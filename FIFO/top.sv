==> flow/design.v <==
`timescale 1ns / 1ps
module FIFO(
    input clk,rst,wr,rd,input [7:0] din, output reg [7:0]dout,output empty,full
    );
    reg [3:0] rptr=0,wptr=0;
    reg [4:0] count=0;
    reg [7:0] mem [15:0];
    always @(posedge clk) begin 
        if(rst) begin
        wptr<=0;
        rptr<=0;
        count<=0;
        end 
        else if(wr && !full)begin
            mem[wptr] <=din;
            wptr <=wptr+1;
            count <= count+1;
        end 
        else if (rd && !empty) begin 
            dout<=mem[rptr];
            rptr <=rptr+1;
            count<=count-1;
        end    
    end 
        assign full = (count==16);
        assign empty = (count==0);
endmodule
interface fifo_if;
    logic clk,rst,rd,wr,full, empty;
    logic [7:0] din,dout;
endinterface    
==> Step by step through the tools: FIFO <==
What the tools print for FIFO, step after step.
Lines are those of the file above, counted from 1.
Operators: Yosys type, input widths -> output width; for muxes data width and select width s.
Library cell names are shortened.
{ "design": {"top_module": "FIFO", "clk_port": "clk", "cell_library": "sky130hd", "lib_corner": "tt_025C_1v80"} }

==> Word-level counts <==
Counts by Yosys on the flattened word-level netlist (proc, flatten, opt, wreduce; memories kept). Register bits leave out memories and registers merged into their read ports (data or address). Print and check cells are left out. Cells with the same type and inputs are merged into one.
Yosys's memory passes give these memory sizes; they may raise the number of words (mostly to a power of two), join words into wider ones and drop unused or constant bits.
{ "word_totals": {"clocked_rd_ports_x_width": 8, "input_bits": 12, "out_inout_bits": 10, "memories": 1, "ff_bits": 13, "wordCells": 27, "ramBits": 128} }
{ "classes": {"n_addsub": 4, "bitwise": 2, "n_mux": 8, "n_eq": 1, "reduce_logical": 8} }
{ "mem_list": {"columns": ["name", "words", "word_bits", "read_ports", "wr", "line_no", "source"], "rows": [
  ["mem", 16, 8, 1, 1, 7, "reg [7:0] mem [15:0];"]
]} }
{ "op_table": {"columns": ["operator", "n"], "rows": [
  ["$mux 8", 2],
  ["$mux 5", 2],
  ["$add 4x1->4 const B", 2],
  ["$mux 4", 2],
  ["$add 5x1->5 const B", 1],
  ["$sub 5x1->5 const B", 1],
  ["$eq 5x5->1 const B", 1],
  ["$logic_not 5->1", 1],
  ["$reduce_and 3->1", 1],
  ["$logic_and 1x1->1", 2],
  ["$not 1->1", 2],
  ["$logic_not 1->1", 2],
  ["$reduce_and 2->1", 1],
  ["$reduce_bool 2->1", 1],
  ["$mux 1", 2]
]} }

==> Logic depth <==
Longest topological path by Yosys (ltp), each cell counted once; first at word level (registers and memories cut), then after technology mapping (sequential cells cut; the memories' decode and read muxes count).
{ "logic_depth": {"depth_word": 5, "abc_area": 0, "ltp_mapped": 9, "depth_no_buf": 8} }

==> After synthesis <==
Yosys stat after the flow's synthesis: flattened, memories mapped to cells. It holds for the ABC_AREA given above (unset counts as 0); a run with the other value may have another netlist.
The area totals of this step are shown rounded.
{ "types": {"columns": ["type", "n", "area_total_um2"], "rows": [
  ["edfxtp_1", 136, 4.08E+03],
  ["mux4_2", 16, 360.346],
  ["mux2i_1", 33, 330.317],
  ["dfxtp_1", 13, 260.25],
  ["a221oi_1", 16, 140.134],
  ["ha_1", 8, 100.096],
  ["nor2_1", 26, 97.594],
  ["o21ai_0", 14, 70.067],
  ["a22oi_1", 8, 60.058],
  ["nand2_1", 15, 56.304],
  ["a21oi_1", 9, 45.043],
  ["buf_2", 9, 45.043],
  ["clkbuf_1", 9, 33.782],
  ["inv_1", 8, 30.029],
  ["o41ai_4", 1, 27.526],
  ["xnor2_1", 3, 26.275],
  ["xor2_1", 3, 26.275],
  ["o211ai_2", 2, 25.024]
]} }
Not listed: further types 21, cells in them 30.
{ "synth_totals": {"buffers": 18, "seq_area_um2": 4344, "cells": 359, "synth_area_um2": 6058, "ffs": 149} }

==> Path before layout <==
Source: OpenSTA report_checks on the synthesized netlist (no wires, ideal clock, input and output delay 20% of the period each), path of least setup slack; recovery checks are left aside. Register names are those of the netlist, which keeps one name where synthesis merged equal registers.
{ "synth_path": {"path_type": "input to register", "from": "input port wr", "to": "register count[4]", "launch_ps": 542, "period_ps": 2710, "setup_ps": 86, "t_arrival_ps": 2711, "t_required_ps": 2624, "path_slack_ps": -87, "input_delay_ps": 542, "stages": 9, "path_delay_ps": 2255, "path_buffers": 1, "synth_period_reached_ps": 2797} }
"path_delay_ps" = arrival - input delay + setup time.
"stages" counts driving pins, that of a launching flip-flop among them; a cell with two outputs on the path counts twice.
"synth_period_reached_ps" = period - worst setup slack (recovery checks aside). The figure is calculated, with input and output delays left at 20% of the set period.
Between the ends stands the longest chain of elaborated cells between them, by number of cells; it is not shown to be the way that was timed. Of several equally long chains one is given.
Each line given opens the expression or statement behind the cell; cells for indexed reads and writes are added by Yosys, which also makes memories of some case tables.
A register here has more assigning lines than the two given.
{ "synth_via": {"path_cell_list": "clkbuf_1 > inv_1 > a21oi_1 > inv_1 > fa_1 > a21o_1 > a2111o_1 > o211a_1 > a211oi_1", "elab_chain_len": 2, "cells_between": 3, "cone_lines": 1, "cone_classes": "mux: 1; reduce/logical: 2"} }
{ "synth_lines": {"columns": ["element", "line_no", "source"], "rows": [
  ["start, declared", 3, "input clk,rst,wr,rd,input [7:0] din, output reg [7:0]dout,output empty,full"],
  ["$logic_and 1x1->1", 14, "else if(wr && !full)begin"],
  ["$mux 5", 14, null],
  ["end, assigned", 17, "count <= count+1;"],
  ["end, assigned", 22, "count<=count-1;"],
  ["end, declared", 6, "reg [4:0] count=0;"]
]} }

==> Path in the finished layout <==
Path of least setup slack in the final report of flow run A (OpenROAD, finished layout, wires in). Where an end is a register, its clock arrival counts in the times.
The report prints the path's times to 10 ps; the period is as set.
{ "layout_path": {"path_type": "register to register", "from": "register rptr[0]", "to": "register (name not given)", "launch_ps": 410, "t_required_ps": 3420, "path_slack_ps": 910, "t_arrival_ps": 2510, "stages": 7, "path_buffers": 2, "period_ps": 3150, "setup_ps": 140} }
{ "layout_via": {"path_cell_list": "dfxtp_1 > clkbuf_1 > buf_2 > mux2i_1 > a221oi_1 > a22oi_1 > nand2_1"} }
{ "layout_lines": {"columns": ["element", "line_no", "source"], "rows": [
  ["start, declared", 5, "reg [3:0] rptr=0,wptr=0;"],
  ["start, assigned", 11, "rptr<=0;"],
  ["start, assigned", 21, "rptr <=rptr+1;"]
]} }
No chain of elaborated cells between the ends is given.

Subject: FIFO on sky130hd, stored results

Hello all,

Module FIFO, platform sky130hd: 2 stored runs of the flow (Yosys, OpenROAD) with differing settings, in no particular order. Input and output delays are each 20% of the period that was set; the output load is 0.01 pF.
"critical_path_time_ps": the worst setup path's part of the clock period (all of it between registers, 20% less for each end at a port) less its slack. A launch clock that arrives late makes it longer, a capture clock that arrives late makes it shorter.
"critical_path_time_ps" is given in steps of 10 ps.
Measured values are rounded.
[
  {
    "run": "flow run A",
    "settings": { "period_ns": 3.15, "CORE_UTILIZATION": 67, "SETUP_SLACK_MARGIN": 0.9, "PLACE_DENSITY_LB_ADDON": 0.2, "CORE_ASPECT_RATIO": 0.73, "CORE_MARGIN": 8, "ABC_AREA": 0, "GPL_TIMING_DRIVEN": 0, "CAP_MARGIN": 35, "MAX_ROUTING_LAYER": "met4", "SLEW_MARGIN": 20 },
    "results": { "setup_ws_ps": 910, "final_die_area_um2": 12380, "post_synth_area_um2": 6058, "final_cell_area_um2": 7246, "critical_path_time_ps": 2240, "path_kind": "register to register" }
  },
  {
    "run": "flow run B",
    "settings": { "period_ns": 3.54, "SETUP_SLACK_MARGIN": -0.06, "CAP_MARGIN": 20, "CORE_MARGIN": 2, "CORE_UTILIZATION": 40, "SLEW_MARGIN": 20 },
    "results": { "setup_ws_ps": 713, "final_die_area_um2": 16150, "post_synth_area_um2": 6058, "final_cell_area_um2": 7139, "critical_path_time_ps": 2120, "path_kind": "register to output" }
  }
]

Thanks
